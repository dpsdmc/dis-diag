==> flow/design.v <==
module mac_calculator_layer_2	#(parameter number_inputs = 5,       
                                parameter input_size = 59,	              	 
              	    				        	parameter tree_layers = 3				             		 
		              				         )						                                   		 
			      (
			      input  wire signed[(number_inputs * input_size) - 1 : 0] in, 
					input clk,
				  output wire signed[(input_size + tree_layers)-1 :0] out
				  );
wire signed [input_size-1 :0] number_1 = in[(1*input_size)-1 : 0*input_size];
wire signed [input_size-1 :0] number_2 = in[(2*input_size)-1 : 1*input_size];
wire signed [input_size-1 :0] number_3 = in[(3*input_size)-1 : 2*input_size];
wire signed [input_size-1 :0] number_4 = in[(4*input_size)-1 : 3*input_size];
wire signed [input_size-1 :0] number_5 = in[(5*input_size)-1 : 4*input_size];
wire signed [input_size + 1 :0] adder_1_layer_1;							 
wire signed [input_size + 1 :0] adder_2_layer_1;					 
	(*keep="true"*)
reg signed [input_size + 1 :0] postpipe_1_layer_1;
reg signed [input_size + 1 :0] postpipe_2_layer_1;			 
assign adder_1_layer_1   = (number_1  + number_2)   + (number_3  + number_4)   ;
assign adder_2_layer_1   =  number_5;
always @ (posedge clk)
begin
		postpipe_1_layer_1 <= adder_1_layer_1;
		postpipe_2_layer_1 <= adder_2_layer_1;
end
assign out = (postpipe_1_layer_1  + postpipe_2_layer_1) ;
endmodule 
# --- Tool chain data of mac_calculator_layer_2 ---
# The steps from the RTL of mac_calculator_layer_2 to its reports follow in flow order.
# Lines are those of the file above, counted from 1.
# Library cell names are shortened.
inputs:
  design: "mac_calculator_layer_2"
  clk_port: "clk"
  cell_library: "sky130hd"
  pvt_corner: "tt_025C_1v80"

# --- Elaborated design ---
# Counts by Yosys on the flattened word-level netlist (proc, flatten, opt, wreduce; memories kept). Register bits leave out memories and registers merged into their read ports (data or address); mux counts leave out enables and synchronous resets folded into registers. Print and check cells are left out. Cells with the same type and inputs are merged into one.
word_totals:
  register_bits: 120
  out_inout_bits: 62
  word_cells: 6
classes:
  add_sub_neg: 4
ops:
  columns: ["cell", "count"]
  rows:
  - ["adder 59 x 59 -> 60 bit", 2]
  - ["adder 61 x 59 -> 62 bit", 1]
  - ["adder 60 x 60 -> 61 bit", 1]

# --- Depth ---
# Depth = most cells in a row (Yosys ltp): at word level without a register or memory, in the mapped netlist without a sequential cell, where the memories' decode and read muxes count.
logic_depth:
  ltp_word: 2
  abc_area: 0
  depth_mapped: 16
  ltp_nobuf: 16

# --- Synthesis result ---
# The flow's flattened synthesis, as Yosys stat reports it; memories are mapped. The netlist is that of the ABC_AREA named above (0 if unset); the other value can give another one.
mapped:
  cells: 1651
  mapped_area_um2: 13281.5
  seq_area_um2: 2402.3
  ffs: 120
  buf_cells: 48
types:
  columns: ["type", "count", "type_area_um2"]
  rows:
  - ["dfxtp_1", 120, 2.4E+03]
  - ["fa_1", 120, 2.4E+03]
  - ["ha_1", 121, 1.51E+03]
  - ["inv_1", 374, 1.4E+03]
  - ["a21oi_1", 140, 700.672]
  - ["xnor2_1", 73, 639.363]
  - ["a21o_1", 72, 540.518]
  - ["nand2_1", 110, 412.896]
  - ["o21ai_0", 78, 390.374]
  - ["xor2_1", 42, 367.853]
  - ["nor2_1", 66, 247.738]
  - ["o21bai_1", 31, 232.723]
  - ["nand4_1", 29, 181.424]
  - ["nand3_1", 28, 140.134]
  - ["a31oi_1", 21, 131.376]
  - ["clkbuf_1", 33, 123.869]
  - ["nor3_1", 18, 90.086]
  - ["o21a_1", 12, 90.086]
# Not listed: further types 47, cells in them 163.

# --- Path before layout ---
# OpenSTA on the mapped netlist: ideal clock, no wires. The path of least setup slack (recovery checks aside). Input and output delay are each 20% of the period. Register names are those of the netlist, which keeps one name where synthesis merged equal registers.
synth_path:
  path_kind: "in2reg"
  startpoint: "input port in[1]"
  endpoint: "register postpipe_1_layer_1[57]"
  tclk_ns: 5.05
  in_delay_ns: 1.010
  setup_ns: 0.132
  arrival_time_ns: 4.358
  required_ns: 4.918
  setup_slack_ns: 0.560
  delay_ns: 3.480
  path_stages: 16
  period_less_setup_slack_ns: 4.49
# "delay_ns" = arrival - input delay + setup time.
# "path_stages": output pins that drive a net of the path, with the launching flip-flop's if there is one; two outputs of one cell count as two.
# "period_less_setup_slack_ns" is the clock period less the worst setup slack; recovery checks do not enter. This is arithmetic on one report: input and output delays are still those of the set period (20% each).
# Between the ends stands the longest chain of elaborated cells between them, by number of cells; it is not shown to be the way that was timed. Of several equally long chains one is given.
# Each line given opens the expression or statement behind the cell; cells for indexed reads and writes are added by Yosys, which also makes memories of some case tables.
synth_between:
  path_cell_list: "inv_1 fa_1 fa_1 inv_1 ha_1 fa_1 a211oi_1 o211a_4 nor4_4 o21ai_2 a2111oi_4 o31ai_2 o21ai_2 a21oi_2 o41ai_2 xor2_1"
  elab_chain_len: 2
  cells_between: 2
synth_lines:
  columns: ["element", "line_no", "source"]
  rows:
  - ["start: declaration", 6, "input wire signed[(number_inputs * input_size) - 1 : 0] in,"]
  - ["adder 59 x 59 -> 60 bit", 20, "assign adder_1_layer_1   = (number_1  + number_2)   + (number_3  + number_4)   ;"]
  - ["adder 60 x 60 -> 61 bit", 20, null]
  - ["end: assignment", 24, "postpipe_1_layer_1 <= adder_1_layer_1;"]
  - ["end: declaration", 18, "reg signed [input_size + 1 :0] postpipe_1_layer_1;"]

# --- Worst path after layout ---
# Path of least setup slack in the final report of run 2 (OpenROAD, finished layout, wires in). Where an end is a register, its clock arrival counts in the times.
layout_path:
  path_kind: "reg2out"
  startpoint: "register postpipe_1_layer_1[13]"
  endpoint: "output port out[54]"
  tclk_ns: 5.39
  arrival_time_ns: 4.12
  required_ns: 4.31
  setup_slack_ns: 0.19
  path_stages: 13
# Between the ends stands the longest chain of elaborated cells between them, by number of cells; it is not shown to be the way that was timed. Of several equally long chains one is given.
layout_between:
  path_cell_list: "dfxtp_1 ha_1 a21oi_1 o21ai_0 a221o_1 a21oi_1 nand2b_1 o21bai_1 a2111oi_4 o211ai_1 a21oi_1 nor3_1 clkdlybuf4s50_1"
  elab_chain_len: 1
  cells_between: 1
layout_lines:
  columns: ["element", "line_no", "source"]
  rows:
  - ["start: declaration", 18, "reg signed [input_size + 1 :0] postpipe_1_layer_1;"]
  - ["start: assignment", 24, "postpipe_1_layer_1 <= adder_1_layer_1;"]
  - ["adder 61 x 59 -> 62 bit", 27, "assign out = (postpipe_1_layer_1  + postpipe_2_layer_1) ;"]
  - ["end: declaration", 8, "output wire signed[(input_size + tree_layers)-1 :0] out"]

# Settings and measured results of 2 stored flow runs for module mac_calculator_layer_2 (sky130hd), not sorted in any way. The constraints put input and output delay at 20% of the set period each and load the outputs with 0.01 pF.
# By "timing.achieved_period_ns" is meant the clock period of the run minus its worst setup slack. This is arithmetic on one report: input and output delays are still those of the set period (20% each).
# "worst_setup_path_time_ns" = time allowed to the worst setup path (clock period - input delay - output delay, where it has them) - its slack; a late launch clock adds to it, a late capture clock takes from it.
# "design_power_uw": no workload was simulated; the value follows from the tool's default switching activity.
runs:
  - name: "run 1"
    settings:
      period_ns: 7.77
      CORE_UTILIZATION: 57
      PLACE_DENSITY_LB_ADDON: 0.07
      HOLD_SLACK_MARGIN: 0.29
      CELL_PAD_IN_SITES_GLOBAL_PLACEMENT: 1
      ABC_AREA: 1
      GPL_ROUTABILITY_DRIVEN: 1
      CTS_CLUSTER_DIAMETER: 203
      SLEW_MARGIN: 10
      CAP_MARGIN: 20
      CORE_MARGIN: 2
    outcome: "incomplete, placement halted on FLW-0024"
  - name: "run 2"
    settings:
      period_ns: 5.39
      CAP_MARGIN: 20
      CORE_MARGIN: 2
      CORE_UTILIZATION: 40
      SLEW_MARGIN: 20
    results:
      timing.achieved_period_ns: 5.201
      finish.utilization_pct: 56.4
      tns_setup_ns: 0.000
      design_power_uw: 9597
      fin_ws_ns: 0.189
      fin_hold_ws_ns: 1.090
      die_um2: 34677.9
      worst_setup_path_time_ns: 4.12
      critical_path_kind: "reg2out"
      synthArea_um2: 13281.5
      post_route_stdcell_area_um2: 18390.1
